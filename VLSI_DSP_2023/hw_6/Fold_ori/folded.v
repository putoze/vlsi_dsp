==> flow/design.v <==
module folded 
#(
parameter signed m1 = 8'b11000000, 
parameter signed m2 = 8'b01111111, 
parameter signed m3 = 8'b01111110, 
parameter signed m4 = 8'b10000001, 
parameter signed m5 = 8'b10000010 
)
(in,clk,rst_n,out);
input signed [7:0] in;
input rst_n;
input clk;
output signed [8:0] out;
reg signed [8:0] delay_1_buffer_in;
reg signed [8:0] delay_2_buffer_in;
wire signed [8:0] temp_1_wire = in + temp_2_wire; 
wire signed [8:0] temp_2_wire = {temp_2_wire_temp[17],temp_2_wire_temp[14:7]};
wire signed [8:0] temp_3_wire = {temp_3_wire_temp[17],temp_3_wire_temp[14:7]};
wire signed [8:0] temp_4_wire = delay_2_buffer_in + temp_3_wire; 
wire signed [8:0] temp_5_wire = {temp_5_wire_temp[17],temp_5_wire_temp[14:7]};
wire signed [8:0] temp_6_wire = {temp_6_wire_temp[17],temp_6_wire_temp[14:7]};
wire signed [8:0] temp_7_wire = temp_6_wire + temp_5_wire; 
wire signed [8:0] temp_8_wire = {temp_8_wire_temp[17],temp_8_wire_temp[14:7]};
wire signed [17:0] temp_2_wire_temp = m1 * delay_2_buffer_in ; 
wire signed [17:0] temp_3_wire_temp = m2 * temp_1_wire ; 
wire signed [17:0] temp_5_wire_temp = m3 * temp_4_wire ; 
wire signed [17:0] temp_6_wire_temp = m4 * delay_1_buffer_in ; 
wire signed [17:0] temp_8_wire_temp = m5 * temp_1_wire ; 
assign out = temp_7_wire + temp_8_wire; 
always @(posedge clk or negedge rst_n) begin
    if(~rst_n) begin
        delay_1_buffer_in <= 'd0;
    end 
    else begin
        delay_1_buffer_in <= temp_1_wire;
    end
end
always @(posedge clk or negedge rst_n) begin
    if(~rst_n) begin
        delay_2_buffer_in <= 'd0;
    end 
    else begin
        delay_2_buffer_in <= delay_1_buffer_in;
    end
end
endmodule
[From RTL to reports: folded]
Tool output for the design above, in the order of the flow.
Line numbers count from 1 in the design file above.
Operators: Yosys type, input widths -> output width; for muxes data width and select width s.
Cell names lack the library's common part.
Not given: n/a
Inputs
  top: folded
  clock port: clk
  library: sky130hd
  library corner: tt_025C_1v80

[Word level]
Counts by Yosys on the flattened word-level netlist (proc, flatten, opt, wreduce; memories kept). Register bits leave out memories and registers merged into their read ports (data or address); mux counts leave out enables and synchronous resets folded into registers. Print and check cells are left out. Cells with the same type and inputs are merged into one.
Cells by class
  equality and inequality tests: 0
  shifts and indexed selects: 0
  reduce/logical cells: 0
  bitwise logic cells: 0
  multipliers: 5
  multiplexer cells: 0
  div/mod/pow operators: 0
  $add $sub $neg: 4
  order comparisons: 0
Operators by type and width (number)
  $mul 8x9->15 const A: 1
  $mul 7x9->15 const A: 1
  $mul 7x9->14 const A: 1
  $mul 6x9->14 const A: 1
  $add 9x9->9: 3
  $mul 2x9->9 const A: 1
  $add 8x9->9: 1
Storage and ports
  output and inout port bits: 9
  bits in latches: 0
  bits in read-only memories: 0
  register bits after elaboration: 18
  RAM bits: 0
  memory cells: 0
  clocked read ports x word width: 0

[Logic depth]
Depth = most cells in a row (Yosys ltp): at word level without a register or memory, in the mapped netlist without a sequential cell, where the memories' decode and read muxes count.
Logic depth
  word-level depth: 7
  ABC_AREA: 0
  gate-level depth with buffers: 51

[Synthesis result]
Yosys stat after the flow's synthesis: flattened, memories mapped to cells. It holds for the ABC_AREA given above (unset counts as 0); a run with the other value may have another netlist.
Synthesis totals
  mapped cells: 486
  cell area after synthesis: 0.0046495 mm²
  buffers: 1
  mapped flip-flops: 18
  area of sequential cells: 0.0004504 mm²
Cell types (number)
  ha_1: 105
  fa_1: 45
  dfrtp_1: 18
  xnor2_1: 51
  inv_1: 99
  xor2_1: 16
  a21oi_1: 27
  a21o_1: 14
  xnor2_2: 6
  nor2_1: 19
  o21ai_0: 12
  o21a_1: 7
  o21bai_1: 7
  nand2b_1: 8
  nand2_1: 10
  xor2_2: 2
  nor2b_1: 5
  nor3_1: 6
Other cell types: 22; their cells: 29.

[Path before layout]
OpenSTA on the mapped netlist: ideal clock, no wires. The path of least setup slack (recovery checks aside). Input and output delay are each 20% of the period. Register names are those of the netlist, which keeps one name where synthesis merged equal registers.
Timing path after synthesis
  kind: input to output
  start: input port in[0]
  end: output port out[8]
  path slack: 4.621 ns
  path delay: 9.719 ns
  driving pins on the path: 43
  data arrival time: 14.499 ns
  clock period: 23.9 ns
  path buffers: 0
  external output delay: 4.780 ns
  external input delay: 4.780 ns
  time at the first pin: 4.780 ns
  period reached after synthesis: 19.279 ns
"path delay" is the arrival time less input delay plus setup time.
At an output port there is no setup time.
"driving pins on the path" counts driving pins, that of a launching flip-flop among them; a cell with two outputs on the path counts twice.
"period reached after synthesis" is the clock period less the worst setup slack; recovery checks do not enter. This is arithmetic on one report: input and output delays are still those of the set period (20% each).
Between the ends stands the longest chain of elaborated cells between them, by number of cells; it is not shown to be the way that was timed. Of several equally long chains one is given.
Each line given opens the expression or statement behind the cell; cells for indexed reads and writes are added by Yosys, which also makes memories of some case tables.
On the way, after synthesis
  cell sequence: ha_1 fa_1 nand3_1 nand2_1 xor2_1 fa_1 ha_1 inv_1 fa_1 fa_1 inv_1 ha_1 a21oi_1 o21ai_0 a2111oi_2 nor2_1 o21a_1 nor2_1 (+7 left out) xnor2_1 fa_1 inv_1 fa_1 inv_1 ha_1 a21boi_1 o31a_1 or2_2 fa_1 inv_1 ha_1 a21o_1 a21oi_1 o21bai_1 a21oi_1 o21ai_0 xnor2_1
  length of the longest elaborated chain: 6
Ends and longest elaborated chain, after synthesis
  start: declaration: line 10  | input signed [7:0] in;
  $add 8x9->9: line 16  | wire signed [8:0] temp_1_wire = in + temp_2_wire;
  $mul 7x9->15: line 25  | wire signed [17:0] temp_3_wire_temp = m2 * temp_1_wire ;
  $add 9x9->9: line 19  | wire signed [8:0] temp_4_wire = delay_2_buffer_in + temp_3_wire;
  $mul 6x9->14: line 26  | wire signed [17:0] temp_5_wire_temp = m3 * temp_4_wire ;
  $add 9x9->9: line 22  | wire signed [8:0] temp_7_wire = temp_6_wire + temp_5_wire;
  $add 9x9->9: line 29  | assign out = temp_7_wire + temp_8_wire;
  end: declaration: line 13  | output signed [8:0] out;

[Timing after layout]
Path of least setup slack in the final report of stored run 1 (OpenROAD, finished layout, wires in). Where an end is a register, its clock arrival counts in the times.
Timing path post-layout
  kind: input to output
  start: input port in[0]
  end: output port out[6]
  path buffers: 7
  clock period: 18.5 ns
  external input delay: 3.70 ns
  time at the first pin: 3.70 ns
  external output delay: 3.70 ns
  path slack: 0.14 ns
  data arrival time: 14.66 ns
  driving pins on the path: 50
Between the ends stands the longest chain of elaborated cells between them, by number of cells; it is not shown to be the way that was timed. Of several equally long chains one is given.
On the way, post-layout
  cell sequence: buf_6 ha_4 buf_6 a21oi_4 nor2_4 nor2_4 xnor2_2 inv_2 fa_2 inv_2 ha_1 inv_1 fa_1 fa_1 inv_2 ha_4 a21oi_4 o21ai_4 (+14 left out) fa_1 inv_2 ha_4 a21boi_2 o31a_1 buf_4 o21ai_4 nand2b_1 xnor2_2 fa_2 inv_2 ha_4 inv_2 o21bai_2 a21oi_4 buf_4 xnor2_4 buf_6
  length of the longest elaborated chain: 6
Ends and longest elaborated chain, post-layout
  start: declaration: line 10  | input signed [7:0] in;
  $add 8x9->9: line 16  | wire signed [8:0] temp_1_wire = in + temp_2_wire;
  $mul 7x9->15: line 25  | wire signed [17:0] temp_3_wire_temp = m2 * temp_1_wire ;
  $add 9x9->9: line 19  | wire signed [8:0] temp_4_wire = delay_2_buffer_in + temp_3_wire;
  $mul 6x9->14: line 26  | wire signed [17:0] temp_5_wire_temp = m3 * temp_4_wire ;
  $add 9x9->9: line 22  | wire signed [8:0] temp_7_wire = temp_6_wire + temp_5_wire;
  $add 9x9->9: line 29  | assign out = temp_7_wire + temp_8_wire;
  end: declaration: line 13  | output signed [8:0] out;

--- measured runs ---
Stored flow runs of folded (2 of them; Yosys, OpenROAD, sky130hd). They differ in their settings and are not a sequence. Constraints: input delay and output delay 20% of the set period each, output load 0.01 pF.
By "clock period reached" is meant the clock period of the run minus its worst setup slack. This is arithmetic on one report: input and output delays are still those of the set period (20% each).
By "time on the worst setup path" is meant the share of the clock period that the worst setup path is allowed (20% is reserved at inputs, 20% at outputs), minus its slack. Clock arrival times at its registers enter into it.

==> stored run 1: settings <==
{ "period_ns": 18.5, "CORE_UTILIZATION": 37, "SETUP_SLACK_MARGIN": 2.85, "PLACE_DENSITY_LB_ADDON": 0.17, "HOLD_SLACK_MARGIN": 0.28, "CELL_PAD_IN_SITES_DETAIL_PLACEMENT": 2, "ABC_AREA": 0, "CTS_CLUSTER_SIZE": 96, "CAP_MARGIN": 20, "CORE_MARGIN": 2, "SLEW_MARGIN": 20 }
==> stored run 1: results <==
netlist area reported by Yosys: 0.0046495 mm²
die area: 0.0134792 mm²
standard-cell area of the final layout: 0.0071406 mm²
utilization: 0.587
worst setup slack after layout: 0.139 ns
worst hold slack in the final report: 0.421 ns
clock period reached: 18.361 ns
time on the worst setup path: 10.96 ns
critical path type: input to output

==> stored run 2: settings <==
{ "period_ns": 10.5, "CORE_UTILIZATION": 21, "PLACE_DENSITY_LB_ADDON": 0.05, "TNS_END_PERCENT": 20, "CTS_CLUSTER_SIZE": 56, "CTS_CLUSTER_DIAMETER": 147, "CAP_MARGIN": 10, "MIN_ROUTING_LAYER": "met1", "CORE_MARGIN": 2, "SLEW_MARGIN": 20 }
==> stored run 2: results <==
netlist area reported by Yosys: 0.0046495 mm²
die area: 0.0233463 mm²
standard-cell area of the final layout: 0.0070342 mm²
utilization: 0.323
worst setup slack after layout: -3.276 ns
worst hold slack in the final report: 0.378 ns
clock period reached: 13.776 ns
time on the worst setup path: 9.58 ns
critical path type: input to output
--- end ---
