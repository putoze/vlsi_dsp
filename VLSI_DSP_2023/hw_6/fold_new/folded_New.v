==> flow/design.v <==
module SA(clk,rst_n,in_A,in_B,out);
input clk,rst_n;
input signed [8:0] in_A,in_B;
output signed [8:0] out;
reg signed [8:0] temp;
assign out = temp;
always @(posedge clk or negedge rst_n) begin
	if(~rst_n) begin
		temp <= 'd0;
	end 
	else begin
		temp <= in_A + in_B;
	end
end
endmodule
module SM(clk,rst_n,in_A,in_B,out);
input clk,rst_n;
input signed [8:0] in_A;
input signed [7:0] in_B;
output signed [8:0] out;
reg signed [8:0] temp_delay_1;
reg signed [8:0] temp;
assign out = temp;
wire signed [17:0] mul_temp = in_A * in_B;  
always @(posedge clk or negedge rst_n) begin
	if(~rst_n) begin
		temp <= 'd0;
	end 
	else begin
		temp <= temp_delay_1;
	end
end
always @(posedge clk or negedge rst_n) begin
	if(~rst_n) begin
		temp_delay_1 <= 0;
	end 
	else begin
		temp_delay_1 <= {mul_temp[17],mul_temp[14:7]};
	end
end
endmodule
module folded_New
#(
parameter signed m1 = 8'b11000000, 
parameter signed m2 = 8'b01111111, 
parameter signed m3 = 8'b01111110, 
parameter signed m4 = 8'b10000001, 
parameter signed m5 = 8'b10000010 
)
(in,clk,rst_n,out);
input signed [7:0] in;
input rst_n;
input clk;
output signed [8:0] out;
reg signed [8:0] R1;
reg signed [8:0] R2;
reg signed [8:0] R3;
reg signed [8:0] R4;
reg signed [8:0] R5;
reg switch;
wire signed [8:0] sa1_out ; 
wire signed [8:0] sa2_out ; 
wire signed [8:0] sm1_out ; 
wire signed [8:0] sm2_out ; 
wire signed [8:0] sm3_out ; 
wire signed [8:0] sa1_in_A = switch ? R5 : in; 
wire signed [8:0] sa2_in_A = switch ? R3 : R4; 
wire signed [8:0] sm1_in_A = switch ? sa1_out : R1; 
wire signed [8:0] sm2_in_A = switch ? R4 : sa1_out; 
wire signed [8:0] sm3_in_A = R2; 
wire signed [8:0] sa1_in_B = sm1_out;
wire signed [8:0] sa2_in_B = switch ? sa2_out : sm2_out;
wire signed [8:0] sm1_in_B = switch ? m2 : m1;
wire signed [8:0] sm2_in_B = switch ? m4 : m3;
wire signed [8:0] sm3_in_B = m5;
assign out = switch ? 'd0 : sa2_out;
always @(posedge clk or negedge rst_n) begin 
	if(~rst_n) begin
		switch <= 0;
	end 
	else begin
		switch <= ~switch;
	end
end
always @(posedge clk or negedge rst_n) begin
	if(~rst_n) begin
		R1 <= 0;
	end 
	else begin
		R1 <= switch ? sa1_out : R1;
	end
end
always @(posedge clk or negedge rst_n) begin
	if(~rst_n) begin
		R2 <= 0;
	end 
	else begin
		R2 <= switch ? sm3_out : R1;
	end
end
always @(posedge clk or negedge rst_n) begin
	if(~rst_n) begin
		R3 <= 0;
	end 
	else begin
		R3 <= R2;
	end
end
always @(posedge clk or negedge rst_n) begin
	if(~rst_n) begin
		R4 <= 0;
	end 
	else begin
		R4 <= switch ? sm2_out : R3;
	end
end
always @(posedge clk or negedge rst_n) begin
	if(~rst_n) begin
		R5 <= 0;
	end 
	else begin
		R5 <= switch ? R4 : R5;
	end
end
 SM SM1 (.clk(clk), .rst_n(rst_n), .in_A(sm1_in_A), .in_B(sm1_in_B), .out(sm1_out));
 SM SM2 (.clk(clk), .rst_n(rst_n), .in_A(sm2_in_A), .in_B(sm2_in_B), .out(sm2_out));
 SM SM3 (.clk(clk), .rst_n(rst_n), .in_A(sm3_in_A), .in_B(sm3_in_B), .out(sm3_out));
 SA SA1 (.clk(clk), .rst_n(rst_n), .in_A(sa1_in_A), .in_B(sa1_in_B), .out(sa1_out));
 SA SA2 (.clk(clk), .rst_n(rst_n), .in_A(sa2_in_A), .in_B(sa2_in_B), .out(sa2_out));
endmodule
## From RTL to reports: folded_New

Tool output for the design above, in the order of the flow.
Line numbers count from 1 in the design file above.
Operators carry their Yosys type and port widths (W data, S select, Z words).
Cell names lack the library's common part.
A cell with -- has no value.

| design | value |
|---|---|
| top | folded_New |
| clock port | clk |
| standard-cell library | sky130hd |
| corner | tt_025C_1v80 |

## After elaboration

Yosys after proc, flatten, opt, wreduce and memory -nomap, before mapping. Enables and synchronous resets that opt folds into registers are not counted as muxes. Memory bits, and registers merged into a memory's read port (data or address), are not among the register bits. Print and check cells are not counted. Equal cells are merged and count once.

| bit counts | value |
|---|---|
| bits in registers | 118 |
| bits of input ports | 10 |
| word-level cells | 30 |
| output and inout port bits | 9 |

| operators by class | value |
|---|---|
| multiply operators | 3 |
| multiplexer cells | 10 |
| bitwise operators | 1 |
| $add $sub $neg | 2 |

Operators by type and width:

| kind | number |
|---|---|
| $mul A9 B8 Y17 | 2 |
| $mul A9 B7 Y16 const B | 1 |
| $mux W9 | 8 |
| $add A9 B9 Y9 | 2 |
| $mux W8 | 2 |
| $not A1 Y1 | 1 |

## Logic depth

Depth = most cells in a row (Yosys ltp): at word level without a register or memory, in the mapped netlist without a sequential cell, where the memories' decode and read muxes count.

| depth | value |
|---|---|
| depth after elaboration | 2 |
| ABC_AREA | 0 |
| depth in mapped cells | 20 |
| depth with buffers taken out | 18 |

## Netlist

The flow's flattened synthesis, as Yosys stat reports it; memories are mapped. The netlist is that of the ABC_AREA named above (0 if unset); the other value can give another one.

| synthesis totals | value |
|---|---|
| cells in the netlist | 835 |
| sequential area | 0.0029528 mm² |
| buffers | 21 |
| chip area (Yosys) | 0.0088172 mm² |
| flip-flops | 118 |

Cell types:

| type | number | total area (µm²) |
|---|---|---|
| dfrtp_1 | 118 | 2.95E+03 |
| fa_1 | 85 | 1.7E+03 |
| ha_1 | 103 | 1.29E+03 |
| inv_1 | 180 | 675.648 |
| mux2_2 | 33 | 371.606 |
| xnor2_1 | 34 | 297.786 |
| nand2_1 | 71 | 266.506 |
| a21oi_1 | 33 | 165.158 |
| xor2_1 | 15 | 131.376 |
| nor2_1 | 32 | 120.115 |
| nor2b_1 | 18 | 112.608 |
| o21ai_0 | 16 | 80.077 |
| a21o_1 | 9 | 67.565 |
| clkbuf_1 | 15 | 56.304 |
| o21a_1 | 7 | 52.55 |
| mux2i_1 | 5 | 50.048 |
| and2_1 | 5 | 31.28 |
| a21oi_2 | 3 | 26.275 |

Not listed: further types 28, cells in them 53.
By module: a second synthesis without flattening, with its own total; a netlist apart from the flattened one above.

| unflattened totals | value |
|---|---|
| cell total of the unflattened synthesis | 1157 |
| area (unflattened synthesis) | 0.0127222 mm² |

Rows give one instance, submodules left out.

Modules:

| module | area (mm²) | times used | cells | seq. area (mm²) |
|---|---|---|---|---|
| SM | 0.0030442 | 3 | 306 | 0.0004504 |
| folded_New | 0.0024486 | 1 | 139 | 0.0011511 |
| SA | 0.0005705 | 2 | 50 | 0.0002252 |

## Path before layout

OpenSTA on the mapped netlist: ideal clock, no wires. The path of least setup slack (recovery checks aside). Input and output delay are each 20% of the period. Register names are those of the netlist, which keeps one name where synthesis merged equal registers.

| timing path post-synthesis | value |
|---|---|
| path kind | flip-flop to flip-flop |
| start | register switch |
| end | register SM1.temp_delay_1[8] |
| data required time | 5323 ps |
| slack | 574 ps |
| path buffers | 3 |
| delay of the path | 4876 ps |
| launch time at the first pin | 0 ps |
| clock period | 5450 ps |
| arrival | 4749 ps |
| stages on the path | 19 |
| setup time | 127 ps |
| synthesis period reached | 4876 ps |

"delay of the path" is the arrival time less input delay plus setup time.
"stages on the path" counts driving pins, that of a launching flip-flop among them; a cell with two outputs on the path counts twice.
"synthesis period reached" = period - worst setup slack (recovery checks aside). The figure is calculated, with input and output delays left at 20% of the set period.
Between the ends stands the longest chain of elaborated cells between them, by number of cells; it is not shown to be the way that was timed. Of several equally long chains one is given.
A line is the first line of the expression or statement that the cell stems from. Yosys adds cells for indexed reads and writes and turns some case tables into memories.

| on the way, post-synthesis | value |
|---|---|
| cells stage by stage | dfrtp_1 buf_2 clkbuf_1 clkbuf_1 or2_2 fa_1 fa_1 inv_1 fa_1 inv_1 fa_1 inv_1 ha_1 o21a_1 o21a_1 o22ai_2 o21ai_2 a221oi_2 xnor2_1 |
| cells in the longest elaborated chain | 2 |
| elaborated cells between the ends (all ways) | 3 |
| classes of those cells | mul: 1; mux: 2 |

Ends and longest elaborated chain, post-synthesis:

| element | RTL line | RTL |
|---|---|---|
| from (decl) | 60 | `reg switch;` |
| from (assign) | 79 | `switch <= 0;` |
| from (assign) | 82 | `switch <= ~switch;` |
| $mux W9 | 68 | `wire signed [8:0] sm1_in_A = switch ? sa1_out : R1;` |
| $mul A9 B8 Y17 | 24 | `wire signed [17:0] mul_temp = in_A * in_B;` |
| to (assign) | 35 | `temp_delay_1 <= 0;` |
| to (assign) | 38 | `temp_delay_1 <= {mul_temp[17],mul_temp[14:7]};` |
| to (decl) | 21 | `reg signed [8:0] temp_delay_1;` |

## Timing after layout

Path of least setup slack in the final report of run 1 (OpenROAD, finished layout, wires in). Where an end is a register, its clock arrival counts in the times.
The report prints the path's times to 10 ps; the period is as set.

| timing path post-layout | value |
|---|---|
| path kind | flip-flop to flip-flop |
| start | register switch |
| end | register SM1.temp_delay_1[8] |
| data required time | 5690 ps |
| setup time | 120 ps |
| arrival | 5340 ps |
| slack | 360 ps |
| stages on the path | 18 |
| clock period | 5370 ps |
| launch time at the first pin | 440 ps |
| path buffers | 1 |

Between the ends stands the longest chain of elaborated cells between them, by number of cells; it is not shown to be the way that was timed. Of several equally long chains one is given.

| on the way, post-layout | value |
|---|---|
| cells stage by stage | dfrtp_4 clkinv_1 buf_4 a21oi_1 fa_1 fa_1 inv_1 fa_1 inv_1 fa_1 inv_1 ha_1 o21a_1 o21a_1 o22ai_2 o21ai_2 a221oi_2 xnor2_1 |
| cells in the longest elaborated chain | 2 |
| elaborated cells between the ends (all ways) | 3 |
| classes of those cells | mul: 1; mux: 2 |

Ends and longest elaborated chain, post-layout:

| element | RTL line | RTL |
|---|---|---|
| from (decl) | 60 | `reg switch;` |
| from (assign) | 79 | `switch <= 0;` |
| from (assign) | 82 | `switch <= ~switch;` |
| $mux W9 | 68 | `wire signed [8:0] sm1_in_A = switch ? sa1_out : R1;` |
| $mul A9 B8 Y17 | 24 | `wire signed [17:0] mul_temp = in_A * in_B;` |
| to (assign) | 35 | `temp_delay_1 <= 0;` |
| to (assign) | 38 | `temp_delay_1 <= {mul_temp[17],mul_temp[14:7]};` |
| to (decl) | 21 | `reg signed [8:0] temp_delay_1;` |

folded_New through Yosys and OpenROAD on sky130hd: 2 stored runs, unordered, with their settings and measured results. The constraints put input and output delay at 20% of the set period each and load the outputs with 0.01 pF.
"achieved period" means the clock period less the worst setup slack. The figure is calculated, with input and output delays left at 20% of the set period.
"worst path time": the worst setup path's part of the clock period (all of it between registers, 20% less for each end at a port) less its slack. A launch clock that arrives late makes it longer, a capture clock that arrives late makes it shorter.
"worst path time" is known to 10 ps.
Settings: - = not set for that run.

| stored run | period_ns | CORE_UTILIZATION | SETUP_SLACK_MARGIN | PLACE_DENSITY_LB_ADDON | CELL_PAD_IN_SITES_GLOBAL_PLACEMENT | CELL_PAD_IN_SITES_DETAIL_PLACEMENT | CTS_CLUSTER_SIZE | CTS_CLUSTER_DIAMETER | CAP_MARGIN | CORE_MARGIN | SLEW_MARGIN | HOLD_SLACK_MARGIN | ABC_AREA | MIN_ROUTING_LAYER | MAX_ROUTING_LAYER | standard-cell area after routing (mm²) | achieved period (ps) | full die area (mm²) | setup TNS (ps) | cell area after synthesis (mm²) | worst path time (ps) | critical path type | utilization (%) | final worst hold slack (ps) | setup slack of the critical path (ps) |
|---|---|---|---|---|---|---|---|---|---|---|---|---|---|---|---|---|---|---|---|---|---|---|---|---|---|
| run 1 | 5.37 | 15 | -0.52 | 0.13 | 1 | 0 | 56 | 272 | 20 | 2 | 20 | - | - | - | - | 0.0106477 | 5013 | 0.0607376 | 0 | 0.0088172 | 5010 | flip-flop to flip-flop | 18.4 | 344 | 357 |
| run 2 | 8.81 | 40 | 0.89 | 0.24 | 2 | - | - | - | 30 | 6 | 10 | 0.01 | 1 | met1 | met5 | 0.0105451 | 5306 | 0.027425 | 0 | 0.0094378 | 5310 | flip-flop to flip-flop | 46.2 | 342 | 3504 |
